==> flow/design.v <==
module fifo #(parameter DATA_WIDTH=8, ADDR_WIDTH=4)
            (clk, reset, rd, wr, empty, full, one_left, w_data, r_data);
	input  logic clk, reset, rd, wr;
	output logic empty, full, one_left;
	input  logic [2*DATA_WIDTH-1:0] w_data;  
	output logic [DATA_WIDTH-1:0] r_data;
	logic [ADDR_WIDTH-1:0] w_addr0, w_addr1, r_addr;  
	logic w_en;
	assign w_en = wr & ((one_left & rd) | (~full & ~one_left));  
	fifo_ctrl #(ADDR_WIDTH) c_unit (.*);
	reg_file #(DATA_WIDTH, ADDR_WIDTH) r_unit (.*);
endmodule   
module fifo_ctrl #(parameter ADDR_WIDTH=4)
                 (clk, reset, rd, wr, empty, full, one_left, w_addr0, w_addr1, r_addr);
	input  logic clk, reset, rd, wr;
	output logic empty, full, one_left;
	output logic [ADDR_WIDTH-1:0] w_addr0, w_addr1, r_addr;
	logic [ADDR_WIDTH-1:0] rd_ptr, rd_ptr_next;
	logic [ADDR_WIDTH-1:0] wr_ptr0, wr_ptr0_next, wr_ptr1, wr_ptr1_next;
	logic full_next, empty_next, one_left_next;  
	assign w_addr0 = wr_ptr0;  
	assign w_addr1 = wr_ptr1;  
	assign r_addr = rd_ptr;
	always_ff @(posedge clk) begin
		if (reset)
			begin
				wr_ptr0 <= 1;	 
				wr_ptr1 <= 0;	 
				rd_ptr <= 0;
				full   <= 0;
				empty  <= 1;
				one_left <= 0;  
			end
		else
			begin
				wr_ptr0 <= wr_ptr0_next;	 
				wr_ptr1 <= wr_ptr1_next;	 
				rd_ptr <= rd_ptr_next;
				full   <= full_next;
				empty  <= empty_next;
				one_left <= one_left_next;  
			end
	end   
	always_comb begin
		rd_ptr_next = rd_ptr;
		wr_ptr0_next = wr_ptr0;
		wr_ptr1_next = wr_ptr1;
		empty_next = empty;
		full_next = full;
		one_left_next = one_left;
		case ({rd, wr})
			2'b11:   
				begin
					if (~full) 
						begin
							rd_ptr_next = rd_ptr + 1;
							wr_ptr0_next = wr_ptr0 + 2;  
							wr_ptr1_next = wr_ptr1 + 2;
							full_next = (wr_ptr1_next == rd_ptr_next);
							one_left_next = (wr_ptr0_next == rd_ptr_next);
							empty_next = 1'b0;
						end
				end  
			2'b10:  
				begin  
					if (~empty)	
						begin	
							rd_ptr_next = rd_ptr + 1;
							full_next = 1'b0;
							one_left_next = (rd_ptr_next == wr_ptr0);
							empty_next = (rd_ptr_next == wr_ptr1);
						end
				end  
			2'b01:  
				begin 
					if (~full & ~one_left)  
						begin
							wr_ptr0_next = wr_ptr0 + 2;  
							wr_ptr1_next = wr_ptr1 + 2; 
							full_next = (wr_ptr1_next == rd_ptr);
							one_left_next = (wr_ptr0_next == rd_ptr);
							empty_next = 1'b0;
						end
				end  
			2'b00: ;  
		endcase
	end   
endmodule   
module reg_file #(parameter DATA_WIDTH=8, ADDR_WIDTH=4)  
                (clk, w_data, w_en, w_addr0, w_addr1, r_addr, r_data);
	input  logic clk, w_en;
	input  logic [ADDR_WIDTH-1:0] w_addr0, w_addr1, r_addr;
	input  logic [2*DATA_WIDTH-1:0] w_data;  
	output logic [DATA_WIDTH-1:0] r_data;
	logic [DATA_WIDTH-1:0] array_reg [0:2**ADDR_WIDTH-1]; 
	always_ff @(posedge clk)
	   if (w_en) begin
		   array_reg[w_addr0] <= w_data[DATA_WIDTH-1:0];	 
		   array_reg[w_addr1] <= w_data[2*DATA_WIDTH-1:DATA_WIDTH];	 
	   end
	assign r_data = array_reg[r_addr];
endmodule   
Step by step through the tools: fifo
The steps from the RTL of fifo to its reports follow in flow order.
Lines are those of the file above, counted from 1.
Operators: Yosys type, input widths -> output width; for muxes data width and select width s.
Cell names lack the library's common part.
A cell with n/a has no value.
- design top: fifo
- clock port: clk
- standard-cell library: sky130hd
- corner: tt_025C_1v80

Word-level counts
Counts by Yosys on the flattened word-level netlist (proc, flatten, opt, wreduce; memories kept). Print and check cells are left out. Cells with the same type and inputs are merged into one.
Yosys's memory passes give these memory sizes; they may raise the number of words (mostly to a power of two), join words into wider ones and drop unused or constant bits.
- noted equality and inequality tests: 12
- multiplexer cells: 28
- noted bitwise operators: 9
- $add $sub $neg: 3
- noted reduce/logical cells: 8
- operator list (kind ; count):
    $mux 4 ; 10
    $eq 4x4->1 ; 6
    $pmux 4 s2 ; 3
    $mux 8 ; 2
    $reduce_and 3->1 ; 4
    $mux 1 ; 10
    $pmux 1 s3 ; 3
    $add 4x2->4 const B ; 2
    $ne 2x2->1 const B ; 3
    $not 1->1 ; 5
    $eq 2x2->1 const B ; 2
    $reduce_or 2->1 ; 2
    $add 4x1->4 const B ; 1
    $reduce_and 4->1 ; 1
    $and 1x1->1 ; 3
    $eq 2x1->1 const B ; 1
    $logic_not 2->1 ; 1
    $or 1x1->1 ; 1
- elaborated cells: 67
- output and inout port bits: 11
- flip-flop bits (word level) at 15
- noted input port bits: 20
- noted bits in writable memories: 128
- noted clocked read ports x word width: 8
- memories at 1
- memories (name ; words ; width ; read ports ; wr ports ; line ; RTL):
    r_unit.array_reg ; 16 ; 8 ; 1 ; 2 ; 95 ; logic [DATA_WIDTH-1:0] array_reg [0:2**ADDR_WIDTH-1];

Logic depth
Depth = most cells in a row (Yosys ltp): at word level without a register or memory, in the mapped netlist without a sequential cell, where the memories' decode and read muxes count.
- noted depth after elaboration: 6
- ABC_AREA: 1
- noted depth in mapped cells: 11
- noted mapped depth without buffers: 11

Synthesis result
Source: synth_stat.txt of the flow (Yosys; design flattened, memories mapped). It holds for the ABC_AREA given above (unset counts as 0); a run with the other value may have another netlist.
- noted mapped cells: 608
- sequential part of the area at 4184.0 sq um
- cell area after synthesis at 6482.5 sq um
- mapped flip-flops at 145
- buffers: 28
- cells by type (type ; count):
    edfxtp_1 ; 128
    nand2_1 ; 108
    inv_1 ; 95
    dfxtp_1 ; 17
    nand3_1 ; 68
    a21oi_1 ; 45
    o21ai_0 ; 35
    o211ai_1 ; 23
    o211ai_2 ; 10
    nor2_1 ; 25
    ha_1 ; 7
    buf_2 ; 16
    buf_6 ; 6
    a21oi_2 ; 3
    o21ai_2 ; 3
    clkbuf_1 ; 5
    o21ai_1 ; 3
    a211oi_2 ; 1
Other cell types: 9; their cells: 10.

Worst setup path after synthesis
Source: OpenSTA report_checks on the synthesized netlist (no wires, ideal clock, input and output delay 20% of the period each), path of least setup slack; recovery checks are left aside. Register names are those of the netlist, which keeps one name where synthesis merged equal registers.
- kind: input to register
- from: input port wr
- to: memory r_unit.array_reg[4][0]
- input delay: 0.804 ns
- noted arrival time: 1.645 ns
- noted period: 4.02 ns
- delay of the path: 1.211 ns
- setup time: 0.370 ns
- required time: 3.650 ns
- launch time at the first pin: 0.804 ns
- slack at 2.004 ns
- stages on the path: 4
- noted synthesis period reached: 2.016 ns
"delay of the path" is the arrival time less input delay plus setup time.
"stages on the path" counts driving pins, that of a launching flip-flop among them; a cell with two outputs on the path counts twice.
"synthesis period reached" = period - worst setup slack (recovery checks aside). The figure is calculated, with input and output delays left at 20% of the set period.
Between the ends stands the longest chain of elaborated cells between them, by number of cells; it is not shown to be the way that was timed. Of several equally long chains one is given.
Each line given opens the expression or statement behind the cell; cells for indexed reads and writes are added by Yosys, which also makes memories of some case tables.
The path ends at the enable pin of a flip-flop; only ways to that pin are counted.
- cell sequence: inv_1 > a211oi_2 > nand2_1 > nor2_1
- noted cells in the longest elaborated chain: 2
- elaborated cells on any way between the ends at 4
- noted source lines of those cells: 2
- those cells by class: mux: 3; logic: 1
- RTL lines, path post-synthesis (what ; line ; RTL):
    start, declared ; 3 ; input logic clk, reset, rd, wr;
    $and 1x1->1 ; 9 ; assign w_en = wr & ((one_left & rd) | (~full & ~one_left));
    $mux 4 ; 97 ; if (w_en) begin
    end, declared ; 95 ; logic [DATA_WIDTH-1:0] array_reg [0:2**ADDR_WIDTH-1];

Worst path after layout
Path of least setup slack in the final report of run A (OpenROAD, finished layout, wires in). Where an end is a register, its clock arrival counts in the times.
- kind: register to output
- from: register (name not given)
- to: output port r_data[0]
- noted arrival time: 1.78 ns
- noted period: 1.1 ns
- slack at -0.90 ns
- stages on the path: 10
- launch time at the first pin: 0.42 ns
- required time: 0.88 ns
- cell sequence: dfxtp_4 > buf_8 > buf_12 > buf_12 > nand2_4 > o211ai_2 > nand3_1 > nand3_2 > nand2_2 > buf_6
- RTL lines, path after layout (what ; line ; RTL):
    end, declared ; 6 ; output logic [DATA_WIDTH-1:0] r_data;
No chain of elaborated cells between the ends is given.

==> results <==
Flow measurements of fifo on sky130hd: 2 stored runs with different settings, listed in no order. Input and output delays are each 20% of the period that was set; the output load is 0.01 pF.
"clock period reached" is the run's clock period less its worst setup slack. It is reckoned from that one timing run; input and output delays stay at 20% of the period that was set.
By "time of the worst setup path" is meant the share of the clock period that the worst setup path is allowed (20% is reserved at inputs, 20% at outputs), minus its slack. Clock arrival times at its registers enter into it.
"overall power" is the tool's figure for a default switching activity; nothing was simulated.

Run A

==> flow/run.sh <==
#!/bin/bash
# the make line also repeats the synthesis and layout settings of config.mk as NAME=value (left out here)
make -C /OpenROAD-flow-scripts/flow DESIGN_CONFIG=/design/flow/config.mk WORK_HOME=/design/flow/orfs CLKGATE_MAP_FILE= finish
==> flow/config.mk <==
export PLATFORM = sky130hd
export DESIGN_NAME = fifo
export DESIGN_NICKNAME = fifo
export VERILOG_FILES = /design/flow/design.v
export SDC_FILE = /design/flow/constraint.sdc
export NUM_CORES = 4
export LEC_CHECK = 0
export ABC_AREA = 1
export CAP_MARGIN = 20
export CELL_PAD_IN_SITES_DETAIL_PLACEMENT = 0
export CORE_ASPECT_RATIO = 1.3
export CORE_MARGIN = 2
export CORE_UTILIZATION = 47
export GPL_TIMING_DRIVEN = 0
export PLACE_DENSITY_LB_ADDON = 0.02
export SETUP_SLACK_MARGIN = -0.02
export SLEW_MARGIN = 15
export TNS_END_PERCENT = 35
==> flow/constraint.sdc <==
create_clock -name core_clock -period 1.1 [get_ports {clk}]
set_input_delay 0.2200 -clock core_clock [delete_from_list [all_inputs] [get_ports {clk}]]
set_output_delay 0.2200 -clock core_clock [all_outputs]
set_load 0.01 [all_outputs]

Measured in run A:
- noted the post-synthesis cell area: 6482.5 sq um
- total die area: 14755.8 sq um
- area of the standard cells in the finished layout at 8919.8 sq um
- post-layout utilization at 0.666
- noted the smallest setup slack: -0.904 ns
- sum of negative setup slack at -63.917 ns
- lowest hold slack: 0.383 ns
- overall power at 15994 µW
- noted the clock period reached: 2.004 ns
- time of the worst setup path: 1.78 ns
- class of the worst setup path: register to output

Run B

==> flow/run.sh <==
#!/bin/bash
# the make line also repeats the synthesis and layout settings of config.mk as NAME=value (left out here)
make -C /OpenROAD-flow-scripts/flow DESIGN_CONFIG=/design/flow/config.mk WORK_HOME=/design/flow/orfs CLKGATE_MAP_FILE= finish
==> flow/config.mk <==
export PLATFORM = sky130hd
export DESIGN_NAME = fifo
export DESIGN_NICKNAME = fifo
export VERILOG_FILES = /design/flow/design.v
export SDC_FILE = /design/flow/constraint.sdc
export NUM_CORES = 4
export LEC_CHECK = 0
export ABC_AREA = 0
export CAP_MARGIN = 20
export CELL_PAD_IN_SITES_DETAIL_PLACEMENT = 2
export CELL_PAD_IN_SITES_GLOBAL_PLACEMENT = 2
export CORE_MARGIN = 7
export CORE_UTILIZATION = 17
export GPL_TIMING_DRIVEN = 1
export PLACE_DENSITY = 0.61
export SLEW_MARGIN = 20
==> flow/constraint.sdc <==
create_clock -name core_clock -period 1.13 [get_ports {clk}]
set_input_delay 0.2260 -clock core_clock [delete_from_list [all_inputs] [get_ports {clk}]]
set_output_delay 0.2260 -clock core_clock [all_outputs]
set_load 0.01 [all_outputs]

Measured in run B:
- noted the post-synthesis cell area: 6028.3 sq um
- total die area: 40929.3 sq um
- area of the standard cells in the finished layout at 9017.4 sq um
- post-layout utilization at 0.26
- noted the smallest setup slack: -1.368 ns
- sum of negative setup slack at -65.576 ns
- lowest hold slack: 0.508 ns
- overall power at 14909 µW
- noted the clock period reached: 2.498 ns
- time of the worst setup path: 2.27 ns
- class of the worst setup path: register to output

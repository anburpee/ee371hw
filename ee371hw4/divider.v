==> flow/design.v <==
module divider (Clock, Resetn, s, LA, EB, DataA, DataB, R, Q, Done);
	parameter n = 8, logn = 3;
	input Clock, Resetn, s, LA, EB;
	input [n-1:0] DataA, DataB;
	output [n-1:0] R, Q;
	output reg Done;
	wire Cout, z;
	wire [n-1:0] DataR;
	wire [n:0] Sum;
	reg [1:0] y, Y;
	reg [n-1:0] A, B;
	reg [logn-1:0] Count;
	reg EA, Rsel, LR, ER, ER0, LC, EC, R0;
	integer k;
	parameter S1 = 2'b00, S2 = 2'b01, S3 = 2'b10;
	always @(s, y,  z)
	begin: State_table
		case (y)
			S1:	if (s == 0) Y = S1;
				else Y = S2;
			S2:	if (z == 0) Y = S2;
				else Y = S3;
			S3:	if (s == 1) Y = S3;
				else Y = S1;
			default: Y = 2'bxx;
		endcase
	end
	always @(posedge Clock, negedge Resetn)
	begin: State_flipflops
		if (Resetn == 0)
			y <= S1;
		else
			y <= Y;
	end
	always @(y, s, Cout, z)
	begin: FSM_outputs
		LR = 0; ER = 0; ER0 = 0; LC = 0; EC = 0; EA = 0;
		Rsel = 0; Done = 0;
		case (y)
			S1:	begin
					LC = 1; ER = 1;
					if (s == 0)
					begin
						LR = 1; ER0 = 0;
					end
					else
					begin
						LR = 0; EA = 1; ER0 = 1;
					end
				end
			S2:	begin
					Rsel = 1; ER = 1; ER0 = 1; EA = 1;
					if (Cout) LR = 1;
					else LR = 0;
					if (z == 0) EC = 1;
					else EC = 0;
				end
			S3:	Done = 1;
		endcase
	end
	regne RegB (DataB, Clock, Resetn, EB, B);
		defparam RegB.n = n;
	shiftlne ShiftR (DataR, LR, ER, R0, Clock, R);
		defparam ShiftR.n = n;
	muxdff FF_R0 (1'b0, A[n-1], ER0, Clock, R0);
	shiftlne ShiftA (DataA, LA, EA, Cout, Clock, A);
		defparam ShiftA.n = n;
	assign Q = A;
	downcount Counter (3'b000, Clock, EC, LC, Count);
		defparam Counter.n = logn;
	assign z = (Count == 0);
	assign Sum = {1'b0, R[n-2:0], R0} + {1'b0, ~B} + 1;
	assign Cout = Sum[n];
	assign DataR = Rsel ? Sum : 0;
endmodule
module downcount (R, Clock, E, L, Q);
	parameter n = 8;
	input [n-1:0] R;
	input Clock, L, E;
	output reg [n-1:0] Q;
	always @(posedge Clock)
		if (L)
			Q <= R;
		else if (E)
			Q <= Q - 1;
endmodule
module muxdff (D0, D1, Sel, Clock, Q);
	input D0, D1, Sel, Clock;
	output reg Q;
	always @(posedge Clock)
	 	if (!Sel)
			Q <= D0;
		else 
			Q <= D1;
endmodule
module regne (R, Clock, Resetn, E, Q);
	parameter n = 8;
	input [n-1:0] R;
	input Clock, Resetn, E;
	output reg [n-1:0] Q;
	always @(posedge Clock, negedge Resetn)
		if (Resetn == 0)
			Q <= 0;
		else if (E)
			Q <= R;
endmodule
module shiftlne (R, L, E, w, Clock, Q);
	parameter n = 4;
	input [n-1:0] R;
	input L, E, w, Clock;
	output reg [n-1:0] Q;
	integer k;
	always @(posedge Clock)
	begin
		if (L)
			Q <= R;
		else if (E)
			begin
				Q[n-1] <= w;
				for (k = n-2; k >= 0; k = k-1)
					Q[k] <= Q[k+1];
			end
	end
endmodule
## Reports on divider

Tool output for the design above, in the order of the flow.
Line numbers count from 1 in the design file above.
A cell with n/a has no value.

| inputs | value |
|---|---|
| top module | divider |
| clock input | Clock |
| standard-cell library | sky130hd |
| library corner | tt_025C_1v80 |

## Word-level counts

Counts by Yosys on the flattened word-level netlist (proc, flatten, opt, wreduce; memories kept). Register bits leave out memories and registers merged into their read ports (data or address). Print and check cells are left out.

| word-level totals | value |
|---|---|
| word-level cells | 65 |
| bits in registers | 30 |
| bits of input ports | 21 |
| output and inout bits | 17 |

| operators by class | value |
|---|---|
| mux-type cells | 48 |
| equal/unequal tests | 2 |
| reduce/logical cells | 5 |
| bitwise gates (word level) | 1 |
| $add $sub $neg | 3 |

Operators with widths:

| cell | count |
|---|---|
| 1-bit 2-to-1 mux | 42 |
| 8-bit by 8-bit adder with 9-bit output | 1 |
| 9-bit by 1-bit adder with 9-bit output (second input constant) | 1 |
| 8-bit inverter | 1 |
| 8-bit 2-to-1 mux | 1 |
| 2-bit parallel mux with 3-bit select | 1 |
| 2-bit nonzero test | 2 |
| 1-bit parallel mux with 2-bit select | 2 |
| 2-bit 2-to-1 mux | 2 |
| 3-bit by 1-bit subtractor with 3-bit output (second input constant) | 1 |
| 3-bit logical NOT | 1 |
| 2-bit by 1-bit == test with 1-bit output (second input constant) | 1 |
| 2-bit == test (second input constant) | 1 |
| 2-bit logical NOT | 1 |
| 2-bit OR reduction | 1 |

## Depth

Depth = most cells in a row (Yosys ltp): at word level without a register or memory, in the mapped netlist without a sequential cell, where the memories' decode and read muxes count.

| depth | value |
|---|---|
| word-level depth | 6 |
| ABC_AREA | 0 |
| mapped depth | 9 |

## After synthesis

The flow's flattened synthesis, as Yosys stat reports it; memories are mapped. The netlist is that of the ABC_AREA named above (0 if unset); the other value can give another one.

| mapped netlist | value |
|---|---|
| cell area after synthesis | 1671.6 µm² |
| standard cells after synthesis | 151 |
| flip-flop cells | 31 |

Cell types:

| cell type | count | area in all (µm²) |
|---|---|---|
| sky130_fd_sc_hd__edfxtp_1 | 16 | 480.461 |
| sky130_fd_sc_hd__dfrtp_1 | 10 | 250.24 |
| sky130_fd_sc_hd__ha_1 | 10 | 125.12 |
| sky130_fd_sc_hd__mux2_2 | 9 | 101.347 |
| sky130_fd_sc_hd__dfxtp_1 | 4 | 80.077 |
| sky130_fd_sc_hd__nand2_1 | 20 | 75.072 |
| sky130_fd_sc_hd__o21ai_0 | 10 | 50.048 |
| sky130_fd_sc_hd__inv_1 | 12 | 45.043 |
| sky130_fd_sc_hd__o31ai_2 | 3 | 37.536 |
| sky130_fd_sc_hd__a21oi_1 | 6 | 30.029 |
| sky130_fd_sc_hd__nor2_1 | 8 | 30.029 |
| sky130_fd_sc_hd__o21a_1 | 4 | 30.029 |
| sky130_fd_sc_hd__a2111oi_4 | 1 | 27.526 |
| sky130_fd_sc_hd__dfstp_2 | 1 | 26.275 |
| sky130_fd_sc_hd__xor2_1 | 3 | 26.275 |
| sky130_fd_sc_hd__o31ai_1 | 3 | 22.522 |
| sky130_fd_sc_hd__fa_1 | 1 | 20.019 |
| sky130_fd_sc_hd__nand2b_1 | 3 | 18.768 |

Other cell types: 20; their cells: 27.
The figures by module come from a second, unflattened synthesis with its own total; it is not the netlist above.

| unflattened totals | value |
|---|---|
| cells (unflattened synthesis) | 144 |
| area (unflattened synthesis) | 1824.2 µm² |

Rows give one instance, submodules left out.

Modules:

| module | cells | times used | sequential area (µm²) | area (µm²) |
|---|---|---|---|---|
| shiftlne (n=8) | 18 | 2 | 240.2 | 377.9 |
| divider | 76 | 1 | 76.3 | 544.3 |
| regne (n=8) | 17 | 1 | 200.2 | 331.6 |
| downcount (n=3) | 13 | 1 | 90.1 | 157.7 |
| muxdff | 2 | 1 | 20.0 | 35.0 |

## Worst setup path after synthesis

OpenSTA on the mapped netlist: ideal clock, no wires. The path of least setup slack (recovery checks aside). Input and output delay are each 20% of the period. Register names are those of the netlist, which keeps one name where synthesis merged equal registers.

| timing path after synthesis | value |
|---|---|
| kind | reg2reg |
| start point | reg RegB.Q[0] |
| end point | reg ShiftR.Q[3] |
| path delay | 2.091 ns |
| time at the first pin | 0.000 ns |
| driving pins on the path | 9 |
| data arrival time | 1.828 ns |
| clock period | 3.74 ns |
| path slack | 1.650 ns |
| setup time | 0.263 ns |
| buffers on the path | 1 |
| synthesis period reached | 2.09 ns |

"path delay" is the arrival time less input delay plus setup time.
"driving pins on the path" counts driving pins, that of a launching flip-flop among them; a cell with two outputs on the path counts twice.
"synthesis period reached" = period - worst setup slack (recovery checks aside). The figure is calculated, with input and output delays left at 20% of the set period.
Between the ends stands the longest chain of elaborated cells between them, by number of cells; it is not shown to be the way that was timed. Of several equally long chains one is given.
A line is the first line of the expression or statement that the cell stems from. Yosys adds cells for indexed reads and writes and turns some case tables into memories.
At most two assigning lines are given for a register; there are more.
The path ends at the data pin of a flip-flop with enable; ways to the enable are not counted.

| between the ends, after synthesis | value |
|---|---|
| path through | sky130_fd_sc_hd__dfrtp_1 -> sky130_fd_sc_hd__ha_1 -> sky130_fd_sc_hd__fa_1 -> sky130_fd_sc_hd__nand2b_1 -> sky130_fd_sc_hd__a2111oi_4 -> sky130_fd_sc_hd__nor2_2 -> sky130_fd_sc_hd__buf_6 -> sky130_fd_sc_hd__nand2_1 -> sky130_fd_sc_hd__o41ai_2 |
| length of the longest elaborated chain | 6 |
| elaborated cells on any way between the ends | 7 |
| source lines of those cells | 5 |

Ends and longest elaborated chain, after synthesis:

| what | RTL line | text |
|---|---|---|
| start, declared | 100 | `output reg [n-1:0] Q;` |
| start, assigned | 103 | `Q <= 0;` |
| start, assigned | 105 | `Q <= R;` |
| 8-bit inverter | 72 | `assign Sum = {1'b0, R[n-2:0], R0} + {1'b0, ~B} + 1;` |
| 8-bit by 8-bit adder with 9-bit output | 72 |  |
| 9-bit by 1-bit adder with 9-bit output | 72 |  |
| 1-bit 2-to-1 mux | 53 | `if (Cout) LR = 1;` |
| 1-bit parallel mux with 2-bit select | 39 | `case (y)` |
| 1-bit 2-to-1 mux | 115 | `if (L)` |
| end, assigned | 119 | `Q[n-1] <= w;` |
| end, assigned | 121 | `Q[k] <= Q[k+1];` |
| end, declared | 111 | `output reg [n-1:0] Q;` |

## Timing after layout

Path of least setup slack in the final report of run A (OpenROAD, finished layout, wires in). Where an end is a register, its clock arrival counts in the times.

| timing path post-layout | value |
|---|---|
| kind | reg2reg |
| start point | reg ShiftR.Q[6] |
| end point | reg ShiftR.Q[0] |
| setup time | 0.18 ns |
| buffers on the path | 2 |
| data arrival time | 2.51 ns |
| time at the first pin | 0.30 ns |
| clock period | 2.16 ns |
| driving pins on the path | 8 |
| path slack | -0.24 ns |

Between the ends stands the longest chain of elaborated cells between them, by number of cells; it is not shown to be the way that was timed. Of several equally long chains one is given.
At most two assigning lines are given for a register; there are more.
The path ends at the data pin of a flip-flop with enable; ways to the enable are not counted.

| between the ends, post-layout | value |
|---|---|
| path through | sky130_fd_sc_hd__edfxtp_1 -> sky130_fd_sc_hd__ha_1 -> sky130_fd_sc_hd__nand4_2 -> sky130_fd_sc_hd__a2111oi_4 -> sky130_fd_sc_hd__buf_4 -> sky130_fd_sc_hd__nor2_4 -> sky130_fd_sc_hd__buf_6 -> sky130_fd_sc_hd__o31ai_4 |
| length of the longest elaborated chain | 5 |
| elaborated cells on any way between the ends | 5 |
| source lines of those cells | 4 |

Ends and longest elaborated chain, post-layout:

| what | RTL line | text |
|---|---|---|
| start, declared | 111 | `output reg [n-1:0] Q;` |
| start, assigned | 119 | `Q[n-1] <= w;` |
| start, assigned | 121 | `Q[k] <= Q[k+1];` |
| 8-bit by 8-bit adder with 9-bit output | 72 | `assign Sum = {1'b0, R[n-2:0], R0} + {1'b0, ~B} + 1;` |
| 9-bit by 1-bit adder with 9-bit output | 72 |  |
| 1-bit 2-to-1 mux | 53 | `if (Cout) LR = 1;` |
| 1-bit parallel mux with 2-bit select | 39 | `case (y)` |
| 1-bit 2-to-1 mux | 115 | `if (L)` |
| end, assigned | 119 |  |
| end, assigned | 121 |  |
| end, declared | 111 |  |

## Implementation results

2 stored runs of divider in the flow (synthesis by Yosys, layout by OpenROAD, sky130hd cells), in arbitrary order. Constraints: input delay and output delay 20% of the set period each, output load 0.01 pF.
"clock period achieved" means the clock period less the worst setup slack. The figure is calculated, with input and output delays left at 20% of the set period.
By "time used up by the worst setup path" is meant the share of the clock period that the worst setup path is allowed (20% is reserved at inputs, 20% at outputs), minus its slack. Clock arrival times at its registers enter into it.
By "total design power" is meant OpenSTA's value without simulated activity: inputs other than the clock are taken to toggle once in ten clock periods, and the tool carries that through the logic.
A setting shown as -- is not set for that run.

| name | run A | run B |
|---|---|---|
| period_ns | 2.16 | 2.19 |
| CORE_UTILIZATION | 40 | 34 |
| PLACE_DENSITY_LB_ADDON | 0.24 | 0.02 |
| HOLD_SLACK_MARGIN | -0.01 | -- |
| CORE_ASPECT_RATIO | 0.6 | -- |
| CORE_MARGIN | 10 | 2 |
| CELL_PAD_IN_SITES_DETAIL_PLACEMENT | 2 | -- |
| TNS_END_PERCENT | 40 | 20 |
| GPL_TIMING_DRIVEN | 1 | -- |
| CTS_CLUSTER_SIZE | 37 | 47 |
| CTS_CLUSTER_DIAMETER | 76 | 376 |
| CAP_MARGIN | 35 | 20 |
| SLEW_MARGIN | 20 | 20 |
| CELL_PAD_IN_SITES_GLOBAL_PLACEMENT | -- | 0 |
| synthesis area (µm²) | 1671.6 | 1671.6 |
| die area (µm²) | 7249.6 | 5493.0 |
| standard-cell area after layout (µm²) | 2437.3 | 2313.5 |
| post-route utilization | 0.598 | 0.49 |
| worst slack on setup checks (ns) | -0.241 | 0.063 |
| post-route setup TNS (ns) | -1.429 | 0.000 |
| total design power (W) | 0.00333 | 0.002735 |
| clock period achieved (ns) | 2.401 | 2.127 |
| time used up by the worst setup path (ns) | 2.40 | 2.13 |
| critical path type | reg2reg | reg2reg |
